==> flow/design.v <==
module baud_gen (
    input  wire sys_clk,    
    input  wire reset,      
    output reg  baud_tick   
);
    localparam COUNTER_LIMIT = 217;
    reg [$clog2(COUNTER_LIMIT)-1:0] counter;
    always @(posedge sys_clk or posedge reset) begin
        if (reset) begin
            counter <= 0;
            baud_tick <= 0;
        end else begin
            if (counter == COUNTER_LIMIT - 1) begin
                counter <= 0;
                baud_tick <= 1;
            end else begin
                counter <= counter + 1;
                baud_tick <= 0;
            end
        end
    end
endmodule
module detector (
    input  wire [3:0] data_in,  
    output wire       match     
);
    localparam PATTERN = 4'b0110;
    assign match = (data_in == PATTERN);
endmodule
module sipo_reg (
    input  wire       clk,         
    input  wire       reset,       
    input  wire       en,          
    input  wire       serial_in,   
    output reg  [7:0] parallel_out  
);
    always @(posedge clk or posedge reset) begin
        if (reset) begin
            parallel_out <= 8'b0;
        end else if (en) begin
            parallel_out <= {serial_in, parallel_out[7:1]};
        end
    end
endmodule
module top (
    input  wire sys_clk,    
    input  wire reset,      
    input  wire rx_in,      
    output wire match       
);
    wire baud_tick;
    wire serial_out;
    wire serial_valid;
    wire [7:0] sipo_out;
    wire match_async;
    baud_gen baud_gen_inst (
        .sys_clk(sys_clk),
        .reset(reset),
        .baud_tick(baud_tick)
    );
    uart_sampler uart_sampler_inst (
        .sys_clk(sys_clk),
        .reset(reset),
        .baud_tick(baud_tick),
        .rx_in(rx_in),
        .serial_out(serial_out),
        .serial_valid(serial_valid)
    );
    sipo_reg sipo_reg_inst (
        .clk(sys_clk),
        .reset(reset),
        .en(serial_valid),
        .serial_in(serial_out),
        .parallel_out(sipo_out)
    );
    wire match_comb;
    reg [7:0] sipo_out_reg;
    always @(posedge sys_clk or posedge reset) begin
        if (reset) begin
            sipo_out_reg <= 0;
        end else if (serial_valid) begin
            sipo_out_reg <= sipo_out;
        end
    end
    detector detector_inst (
        .data_in(sipo_out_reg[3:0]),
        .match(match_comb)
    );
    assign match = serial_valid & match_comb;
endmodule
module uart_sampler (
    input  wire       sys_clk,
    input  wire       reset,
    input  wire       baud_tick,
    input  wire       rx_in,
    output reg  [7:0] data_out,
    output reg        data_valid,
    output reg        serial_out,
    output reg        serial_valid
);
    localparam IDLE        = 2'b00;
    localparam START_BIT   = 2'b01;
    localparam SAMPLING    = 2'b10;
    localparam STOP_BIT    = 2'b11;
    reg [1:0] state;
    reg [2:0] bit_counter;  
    reg [7:0] shift_reg;
    always @(posedge sys_clk or posedge reset) begin
        if (reset) begin
            state <= IDLE;
            bit_counter <= 0;
            data_out <= 0;
            data_valid <= 0;
            shift_reg <= 0;
            serial_out <= 0;
            serial_valid <= 0;
        end else begin
            data_valid <= 0;
            serial_valid <= 0;
            case (state)
                IDLE: begin
                    if (~rx_in) begin
                        state <= START_BIT;
                    end
                end
                START_BIT: begin
                    if (baud_tick) begin
                        bit_counter <= 0;
                        state <= SAMPLING;
                    end
                end
                SAMPLING: begin
                    if (baud_tick) begin
                        serial_out <= rx_in;
                        serial_valid <= 1;
                        shift_reg <= {rx_in, shift_reg[7:1]};
                        if (bit_counter == 7) begin
                            state <= STOP_BIT;
                        end else begin
                            bit_counter <= bit_counter + 1;
                        end
                    end
                end
                STOP_BIT: begin
                    if (baud_tick) begin
                        data_out <= shift_reg;
                        data_valid <= 1;
                        state <= IDLE;
                    end
                end
                default: begin
                    state <= IDLE;
                end
            endcase
        end
    end
endmodule
======== Tool chain data of top ========
Tool output for the design above, in the order of the flow.
Lines are those of the file above, counted from 1.
Operators carry their Yosys type and port widths (W data, S select, Z words).
A cell with -- has no value.
design
  top ..................................... top
  clock ................................... sys_clk
  cell library ............................ sky130hd
  timing corner ........................... tt_025C_1v80

======== Word level ========
Yosys after proc, flatten, opt, wreduce and memory -nomap, before mapping. Memory bits, and registers merged into a memory's read port (data or address), are not among the register bits. Print and check cells are not counted. Equal cells are merged and count once.
word-level totals
  bits in registers ....................... 28
  output and inout bits ................... 1
  elaborated cells ........................ 43
operators by class
  add/sub/neg operators ................... 2
  eq/ne operators ......................... 12
  multiplexer cells ....................... 14
  bitwise gates (word level) .............. 1
  reduce/logical cells .................... 6
operators with widths
  kind                   number
  $ne A2 B2 Y1 const B   5
  $mux W2                5
  $mux W3                3
  $add A8 B1 Y8 const B  1
  $eq A8 B8 Y1 const B   1
  $pmux W2 S4            1
  $mux W8                1
  $reduce_and A6 Y1      1
  $pmux W3 S2            1
  $eq A2 B2 Y1 const B   2
  $eq A4 B3 Y1 const B   1
  $reduce_and A4 Y1      1
  $reduce_bool A4 Y1     1
  $add A3 B1 Y3 const B  1
  $eq A3 B3 Y1 const B   1
  $mux W1                3
  $eq A2 B1 Y1 const B   1
  $ne A2 B1 Y1 const B   1
  $logic_not A2 Y1       1
  $reduce_and A2 Y1      1
  $reduce_bool A2 Y1     1
  $and A1 B1 Y1          1

======== Longest topological paths ========
Longest topological path by Yosys (ltp), each cell counted once; first at word level (registers and memories cut), then after technology mapping (sequential cells cut; the memories' decode and read muxes count).
logic depth
  depth after elaboration ................. 4
  ABC_AREA ................................ 0
  mapped depth ............................ 5
  depth with buffers taken out ............ 5

======== Synthesis result ========
The flow's flattened synthesis, as Yosys stat reports it; memories are mapped. The netlist is that of the ABC_AREA named above (0 if unset); the other value can give another one.
synthesis totals
  cell count .............................. 99
  synthesis area .......................... 1,152.4 um^2
  sequential part of the area ............. 676.9 um^2
  flip-flop cells ......................... 27
  buffer cells ............................ 2
cells by type
  cell type                   number
  sky130_fd_sc_hd__dfrtp_1    26
  sky130_fd_sc_hd__mux2_2     9
  sky130_fd_sc_hd__ha_1       4
  sky130_fd_sc_hd__a22o_1     5
  sky130_fd_sc_hd__nand3_1    7
  sky130_fd_sc_hd__nand2_1    9
  sky130_fd_sc_hd__inv_1      8
  sky130_fd_sc_hd__o21ai_0    6
  sky130_fd_sc_hd__dfstp_2    1
  sky130_fd_sc_hd__nor2_1     6
  sky130_fd_sc_hd__xnor2_1    2
  sky130_fd_sc_hd__xor2_1     2
  sky130_fd_sc_hd__nand2b_1   2
  sky130_fd_sc_hd__nand4_1    2
  sky130_fd_sc_hd__nand4bb_1  1
  sky130_fd_sc_hd__buf_2      2
  sky130_fd_sc_hd__or3b_1     1
  sky130_fd_sc_hd__o211ai_1   1
Other cell types: 5; their cells: 5.
By module: a second synthesis without flattening, with its own total; a netlist apart from the flattened one above.
unflattened totals
  cell total of the unflattened synthesis .. 147
  area (unflattened synthesis) ............ 2,049.5 um^2
Each row is one instance without its submodules.
by module
  module        times used  cells  area (um^2)  seq. area (um^2)
  uart_sampler  1           74     1,083.5      626.9
  baud_gen      1           44     461.7        225.2
  sipo_reg      1           18     335.3        200.2
  top           1           10     156.4        100.1
  detector      1           1      12.5         0.0

======== Worst setup path after synthesis ========
Source: OpenSTA report_checks on the synthesized netlist (no wires, ideal clock, input and output delay 20% of the period each), path of least setup slack; recovery checks are left aside. Register names are those of the netlist, which keeps one name where synthesis merged equal registers.
timing path after synthesis
  path kind ............................... flip-flop to flip-flop
  start point ............................. register uart_sampler_inst.bit_counter[0]
  end point ............................... register uart_sampler_inst.bit_counter[0]
  clock period ............................ 1.55 ns
  library setup time ...................... 0.066 ns
  arrival ................................. 1.231 ns
  required time ........................... 1.484 ns
  slack ................................... 0.252 ns
  delay of the path ....................... 1.297 ns
  stages .................................. 6
  synthesis period reached ................ 1.298 ns
"delay of the path" is the arrival time less input delay plus setup time.
"stages": output pins that drive a net of the path, with the launching flip-flop's if there is one; two outputs of one cell count as two.
"synthesis period reached" is the clock period less the worst setup slack; recovery checks do not enter. This is arithmetic on one report: input and output delays are still those of the set period (20% each).
The rows between start and end are the longest chain of elaborated cells between them; the timing report does not say that the signal goes this way. Where chains are equally long, one stands for them.
Each line given opens the expression or statement behind the cell; cells for indexed reads and writes are added by Yosys, which also makes memories of some case tables.
At most two assigning lines are given for a register; there are more.
between the ends, after synthesis
  cells stage by stage .................... sky130_fd_sc_hd__dfrtp_1 sky130_fd_sc_hd__ha_1 sky130_fd_sc_hd__ha_1 sky130_fd_sc_hd__nand2b_1 sky130_fd_sc_hd__o21ai_0 sky130_fd_sc_hd__a22o_1
  cells in the longest elaborated chain ... 4
  elaborated cells between the ends (all ways) .. 7
  RTL lines with such cells ............... 4
RTL lines, path after synthesis
  what             line  text
  start, declared  106   reg [2:0] bit_counter;
  start, assigned  111   bit_counter <= 0;
  start, assigned  140   bit_counter <= bit_counter + 1;
  $add A3 B1 Y3    140
  $mux W3          137   if (bit_counter == 7) begin
  $mux W3          133   if (baud_tick) begin
  $pmux W3 S2      120   case (state)
  end, assigned    128   bit_counter <= 0;
  end, assigned    140
  end, declared    106

======== Path in the finished layout ========
Path of least setup slack in the final report of job 1 (OpenROAD, finished layout, wires in). Where an end is a register, its clock arrival counts in the times.
timing path post-layout
  path kind ............................... flip-flop to output port
  start point ............................. register uart_sampler_inst.serial_valid
  end point ............................... output match
  clock period ............................ 1.58 ns
  external output delay ................... 0.32 ns
  arrival ................................. 1.20 ns
  required time ........................... 1.26 ns
  slack ................................... 0.07 ns
  stages .................................. 5
The rows between start and end are the longest chain of elaborated cells between them; the timing report does not say that the signal goes this way. Where chains are equally long, one stands for them.
At most two assigning lines are given for a register; there are more.
between the ends, post-layout
  cells stage by stage .................... sky130_fd_sc_hd__dfrtp_1 sky130_fd_sc_hd__buf_4 sky130_fd_sc_hd__nand2_1 sky130_fd_sc_hd__nor4_1 sky130_fd_sc_hd__buf_2
  cells in the longest elaborated chain ... 1
  elaborated cells between the ends (all ways) .. 1
  RTL lines with such cells ............... 1
RTL lines, path post-layout
  what             line  text
  start, declared  99    output reg        serial_valid
  start, assigned  116   serial_valid <= 0;
  start, assigned  119   serial_valid <= 0;
  $and A1 B1 Y1    89    assign match = serial_valid & match_comb;
  end, declared    49    output wire match

2 stored runs of top in the flow (synthesis by Yosys, layout by OpenROAD, sky130hd cells), in arbitrary order. Constraints: input delay and output delay 20% of the set period each, output load 0.01 pF.
"achieved clock period" means the clock period less the worst setup slack. The figure is calculated, with input and output delays left at 20% of the set period.
By "critical setup path time" is meant the share of the clock period that the worst setup path is allowed (20% is reserved at inputs, 20% at outputs), minus its slack. Clock arrival times at its registers enter into it.
"power": no workload was simulated; the value follows from the tool's default switching activity.

======== job 1 ========
==> flow/run.sh <==
#!/bin/bash
# the make line also repeats the synthesis and layout settings of config.mk as NAME=value (left out here)
make -C /OpenROAD-flow-scripts/flow DESIGN_CONFIG=/design/flow/config.mk WORK_HOME=/design/flow/orfs CLKGATE_MAP_FILE= finish
==> flow/config.mk <==
export PLATFORM = sky130hd
export DESIGN_NAME = top
export DESIGN_NICKNAME = top
export VERILOG_FILES = /design/flow/design.v
export SDC_FILE = /design/flow/constraint.sdc
export NUM_CORES = 4
export LEC_CHECK = 0
export ABC_AREA = 0
export CAP_MARGIN = 20
export CELL_PAD_IN_SITES_DETAIL_PLACEMENT = 1
export CORE_ASPECT_RATIO = 1.96
export CORE_MARGIN = 2
export CORE_UTILIZATION = 16
export CTS_CLUSTER_SIZE = 89
export GPL_TIMING_DRIVEN = 0
export MAX_ROUTING_LAYER = met5
export PLACE_DENSITY = 0.37
export SLEW_MARGIN = 20
export TNS_END_PERCENT = 90
==> flow/constraint.sdc <==
create_clock -name core_clock -period 1.58 [get_ports {sys_clk}]
set_input_delay 0.3160 -clock core_clock [delete_from_list [all_inputs] [get_ports {sys_clk}]]
set_output_delay 0.3160 -clock core_clock [all_outputs]
set_load 0.01 [all_outputs]

-------- measured, job 1 --------
  chip area after synthesis (Yosys) ....... 1,152.4 um^2
  achieved clock period ................... 1.514 ns
  total negative slack .................... 0.000 ns
  die outline area ........................ 7,936.0 um^2
  worst setup slack after layout .......... 0.066 ns
  standard-cell area after layout ......... 1,371.3 um^2
  critical setup path time ................ 1.20 ns
  class of the worst setup path ........... flip-flop to output port
  utilization after layout ................ 0.195
  power ................................... 1.282 mW

======== job 2 ========
==> flow/run.sh <==
#!/bin/bash
# the make line also repeats the synthesis and layout settings of config.mk as NAME=value (left out here)
make -C /OpenROAD-flow-scripts/flow DESIGN_CONFIG=/design/flow/config.mk WORK_HOME=/design/flow/orfs CLKGATE_MAP_FILE= finish
==> flow/config.mk <==
export PLATFORM = sky130hd
export DESIGN_NAME = top
export DESIGN_NICKNAME = top
export VERILOG_FILES = /design/flow/design.v
export SDC_FILE = /design/flow/constraint.sdc
export NUM_CORES = 4
export LEC_CHECK = 0
export ABC_AREA = 1
export CAP_MARGIN = 20
export CELL_PAD_IN_SITES_GLOBAL_PLACEMENT = 2
export CORE_MARGIN = 2
export CORE_UTILIZATION = 32
export GPL_ROUTABILITY_DRIVEN = 0
export GPL_TIMING_DRIVEN = 1
export SETUP_SLACK_MARGIN = 0.31
export SLEW_MARGIN = 20
==> flow/constraint.sdc <==
create_clock -name core_clock -period 2.11 [get_ports {sys_clk}]
set_input_delay 0.4220 -clock core_clock [delete_from_list [all_inputs] [get_ports {sys_clk}]]
set_output_delay 0.4220 -clock core_clock [all_outputs]
set_load 0.01 [all_outputs]

-------- measured, job 2 --------
  chip area after synthesis (Yosys) ....... 1,138.6 um^2
  achieved clock period ................... 1.707 ns
  total negative slack .................... 0.000 ns
  die outline area ........................ 4,051.3 um^2
  worst setup slack after layout .......... 0.403 ns
  standard-cell area after layout ......... 1,270.0 um^2
  critical setup path time ................ 1.29 ns
  class of the worst setup path ........... flip-flop to output port
  utilization after layout ................ 0.375
  power ................................... 0.7578 mW
